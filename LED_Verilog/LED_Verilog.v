==> flow/design.v <==
`timescale 1ns / 1ps
module LED_Verilog(
    input clk,
    output LED1,
    output LED2,
    output LED3,
    output LED4,
    output LED5,
    output LED6,
    output LED7,
    output LED8
    );
	reg[15:0] div_cntr1;
	reg[6:0] div_cntr2;
	reg dec_cntr;
	reg half_sec_pulse;
	initial begin
		div_cntr1 = 0;
		div_cntr2 = 0;
		dec_cntr  = 0;
		end
	always@(posedge clk)
		begin
		div_cntr1 <= div_cntr1 + 1;
		if (div_cntr1 == 0) 
			if (div_cntr2 == 91) 
				begin
				div_cntr2 <= 0;
				half_sec_pulse <= 1;  
				end
			else
				div_cntr2 <= div_cntr2 + 1;
		else
			half_sec_pulse <= 0;
		if (half_sec_pulse == 1)	
			dec_cntr <= !dec_cntr;
		end	
	assign LED1 = 1'b0 ? 1'b1 : dec_cntr == 1'b1;
	assign LED2 = 1'b0 ? 1'b1 : dec_cntr != 1'b1;
	assign LED3 = 1'b0 ? 1'b1 : dec_cntr == 1'b1;
	assign LED4 = 1'b0 ? 1'b1 : dec_cntr != 1'b1;
	assign LED5 = 1'b0 ? 1'b1 : dec_cntr == 1'b1;
	assign LED6 = 1'b0 ? 1'b1 : dec_cntr != 1'b1;
	assign LED7 = 1'b0 ? 1'b1 : dec_cntr == 1'b1;
	assign LED8 = 1'b0 ? 1'b1 : dec_cntr != 1'b1;
endmodule
Step by step through the tools: LED_Verilog
The steps from the RTL of LED_Verilog to its reports follow in flow order.
Lines are those of the file above, counted from 1.
Library cell names are shortened.
{"block": "inputs", "top_module": "LED_Verilog", "clock_port": "clk", "cell_library": "sky130hd", "lib_corner": "tt_025C_1v80"}

Word-level counts
Counts by Yosys on the flattened word-level netlist (proc, flatten, opt, wreduce; memories kept). Register bits leave out memories and registers merged into their read ports (data or address); mux counts leave out enables and synchronous resets folded into registers. Print and check cells are left out. Cells with the same type and inputs are merged into one.
{"block": "classes", "multipliers": 0, "div": 0, "n_mux": 0, "n_reduce_logical": 2, "addsub": 2, "compare": 0, "equal": 1, "shift": 0, "n_logic": 1}
{"block": "ops", "cell": "adder 16 x 1 -> 16 bit with constant B", "n": 1}
{"block": "ops", "cell": "logical NOT 16 bit", "n": 1}
{"block": "ops", "cell": "adder 7 x 1 -> 7 bit with constant B", "n": 1}
{"block": "ops", "cell": "equality test 7 bit with constant B", "n": 1}
{"block": "ops", "cell": "inverter 1 bit", "n": 1}
{"block": "ops", "cell": "logical NOT 1 bit", "n": 1}
{"block": "bits", "clocked_rd_ports_x_width": 0, "reg_bits": 25, "inputBits": 1, "mem_count": 0, "mem_bits_ro": 0, "latchBits": 0, "ram_bits": 0, "output_inout_bits": 8}

Longest topological paths
Depth = most cells in a row (Yosys ltp): at word level without a register or memory, in the mapped netlist without a sequential cell, where the memories' decode and read muxes count.
{"block": "logic_depth", "word_depth": 1, "ABC_AREA": 0, "mapped_depth": 5, "depth_no_buf": 5}

After synthesis
Source: synth_stat.txt of the flow (Yosys; design flattened, memories mapped). It holds for the ABC_AREA given above (unset counts as 0); a run with the other value may have another netlist.
Totals and module areas in this step are rounded.
{"block": "types", "cell": "dfxtp_1", "n": 17}
{"block": "types", "cell": "edfxtp_1", "n": 8}
{"block": "types", "cell": "xor2_1", "n": 10}
{"block": "types", "cell": "xnor2_1", "n": 8}
{"block": "types", "cell": "buf_4", "n": 7}
{"block": "types", "cell": "nand3_1", "n": 10}
{"block": "types", "cell": "ha_1", "n": 3}
{"block": "types", "cell": "nor2_1", "n": 7}
{"block": "types", "cell": "nor4_4", "n": 1}
{"block": "types", "cell": "nand3_2", "n": 2}
{"block": "types", "cell": "nor2b_1", "n": 3}
{"block": "types", "cell": "nor4_1", "n": 3}
{"block": "types", "cell": "nand3_4", "n": 1}
{"block": "types", "cell": "inv_1", "n": 4}
{"block": "types", "cell": "nand2_1", "n": 4}
{"block": "types", "cell": "and3_1", "n": 2}
{"block": "types", "cell": "nand4_1", "n": 2}
{"block": "types", "cell": "nor3b_2", "n": 1}
Not listed: further types 8, cells in them 10.
{"block": "synth_totals", "area_um2": 1100, "flip_flops": 25, "stdcells": 103, "sequential_area_um2": 580}

Worst setup path after synthesis
Path of least setup slack by OpenSTA after synthesis, without wires, with an ideal clock, recovery checks aside; 20% of the period is set as input and as output delay. Where synthesis merged equal registers, the netlist keeps one of their names.
{"block": "synth_timing", "path_kind": "reg-to-reg", "from": "register div_cntr1[0]", "to": "register div_cntr2[0]", "tclk_ns": 1.51, "arrival_time_ns": 1.065, "path_slack_ns": 0.115, "t_required_ns": 1.181, "path_delay_ns": 1.394, "setup_time_ns": 0.329, "stages": 5, "synth_period_reached_ns": 1.395}
"path_delay_ns" is the arrival time less input delay plus setup time.
"stages" counts driving pins, that of a launching flip-flop among them; a cell with two outputs on the path counts twice.
"synth_period_reached_ns" is the clock period less the worst setup slack; recovery checks do not enter. This is arithmetic on one report: input and output delays are still those of the set period (20% each).
The rows between start and end are the longest chain of elaborated cells between them; the timing report does not say that the signal goes this way. Where chains are equally long, one stands for them.
A line is the first line of the expression or statement that the cell stems from. Yosys adds cells for indexed reads and writes and turns some case tables into memories.
{"block": "synth_via", "cell_sequence": "dfxtp_1 -> inv_1 -> ha_1 -> nor4b_1 -> and4_1", "elab_chain_len": 1, "cells_between": 1, "cone_lines": 1, "classes_between": "reduce/logical (1)"}
{"block": "synth_rtl", "item": "from (decl)", "line_no": 13, "source": "reg[15:0] div_cntr1;"}
{"block": "synth_rtl", "item": "from (assign)", "line_no": 24, "source": "div_cntr1 <= div_cntr1 + 1;"}
{"block": "synth_rtl", "item": "logical NOT 16 bit", "line_no": 25, "source": "if (div_cntr1 == 0)"}
{"block": "synth_rtl", "item": "to (assign)", "line_no": 28, "source": "div_cntr2 <= 0;"}
{"block": "synth_rtl", "item": "to (assign)", "line_no": 32, "source": "div_cntr2 <= div_cntr2 + 1;"}
{"block": "synth_rtl", "item": "to (decl)", "line_no": 14, "source": "reg[6:0] div_cntr2;"}

Timing after layout
Path of least setup slack in the final report of run 1 (OpenROAD, finished layout, wires in). Where an end is a register, its clock arrival counts in the times.
{"block": "layout_timing", "path_kind": "reg-to-reg", "from": "register div_cntr1[0]", "to": "register div_cntr1[10]", "tclk_ns": 1.12, "path_slack_ns": -0.32, "stages": 6, "arrival_time_ns": 1.69, "t_required_ns": 1.37, "setup_time_ns": 0.07}
The rows between start and end are the longest chain of elaborated cells between them; the timing report does not say that the signal goes this way. Where chains are equally long, one stands for them.
{"block": "layout_via", "cell_sequence": "dfxtp_4 -> ha_4 -> nand4_1 -> nor2_2 -> nand3_2 -> xnor2_2", "elab_chain_len": 1, "cells_between": 1, "cone_lines": 1, "classes_between": "add/sub (1)"}
{"block": "layout_rtl", "item": "from (decl)", "line_no": 13, "source": "reg[15:0] div_cntr1;"}
{"block": "layout_rtl", "item": "from (assign)", "line_no": 24, "source": "div_cntr1 <= div_cntr1 + 1;"}
{"block": "layout_rtl", "item": "adder 16 x 1 -> 16 bit", "line_no": 24}
{"block": "layout_rtl", "item": "to (assign)", "line_no": 24}
{"block": "layout_rtl", "item": "to (decl)", "line_no": 13}

Lab notebook: LED_Verilog

Below are 2 stored runs of the flow (Yosys, OpenROAD; platform sky130hd) on LED_Verilog, each with its settings and what was measured, unordered. Constraints: input delay and output delay 20% of the set period each, output load 0.01 pF.
By "achieved_period_ns" is meant the clock period of the run minus its worst setup slack. This is arithmetic on one report: input and output delays are still those of the set period (20% each).
"timing.worst_path_ns" means the part of the period allowed to the worst setup path (the constraints hold back 20% at inputs and 20% at outputs) less its slack; where the path has registers, the arrival times of their clocks count too.
"final_power_mw" is the tool's figure for a default switching activity; nothing was simulated.
Measured values are rounded.

{"run": "run 1", "settings": { "period_ns": 1.12, "CORE_UTILIZATION": 65, "PLACE_DENSITY_LB_ADDON": 0.06, "CORE_MARGIN": 5, "TNS_END_PERCENT": 30, "GPL_TIMING_DRIVEN": 0, "MAX_ROUTING_LAYER": "met5", "CAP_MARGIN": 20, "SLEW_MARGIN": 20 }, "results": { "yosys_chip_area_um2": 1100, "die_footprint_um2": 2700, "finish.utilization_pct": 96, "timing.setup.ws_ns": -0.32, "hold_ws_ns": 0.49, "final_power_mw": 1.3, "achieved_period_ns": 1.438, "timing.worst_path_ns": 1.44, "critical_path_type": "reg-to-reg" }}
{"run": "run 2", "settings": { "period_ns": 1.64, "CORE_UTILIZATION": 42, "SETUP_SLACK_MARGIN": -0.07, "PLACE_DENSITY": 0.81, "CELL_PAD_IN_SITES_DETAIL_PLACEMENT": 2, "GPL_TIMING_DRIVEN": 1, "CTS_CLUSTER_DIAMETER": 285, "MIN_ROUTING_LAYER": "met2", "CAP_MARGIN": 20, "CORE_MARGIN": 2, "SLEW_MARGIN": 20 }, "results": { "yosys_chip_area_um2": 1100, "die_footprint_um2": 3100, "finish.utilization_pct": 50, "timing.setup.ws_ns": -0.012, "hold_ws_ns": 0.48, "final_power_mw": 0.91, "achieved_period_ns": 1.652, "timing.worst_path_ns": 1.32, "critical_path_type": "reg-to-output" }}
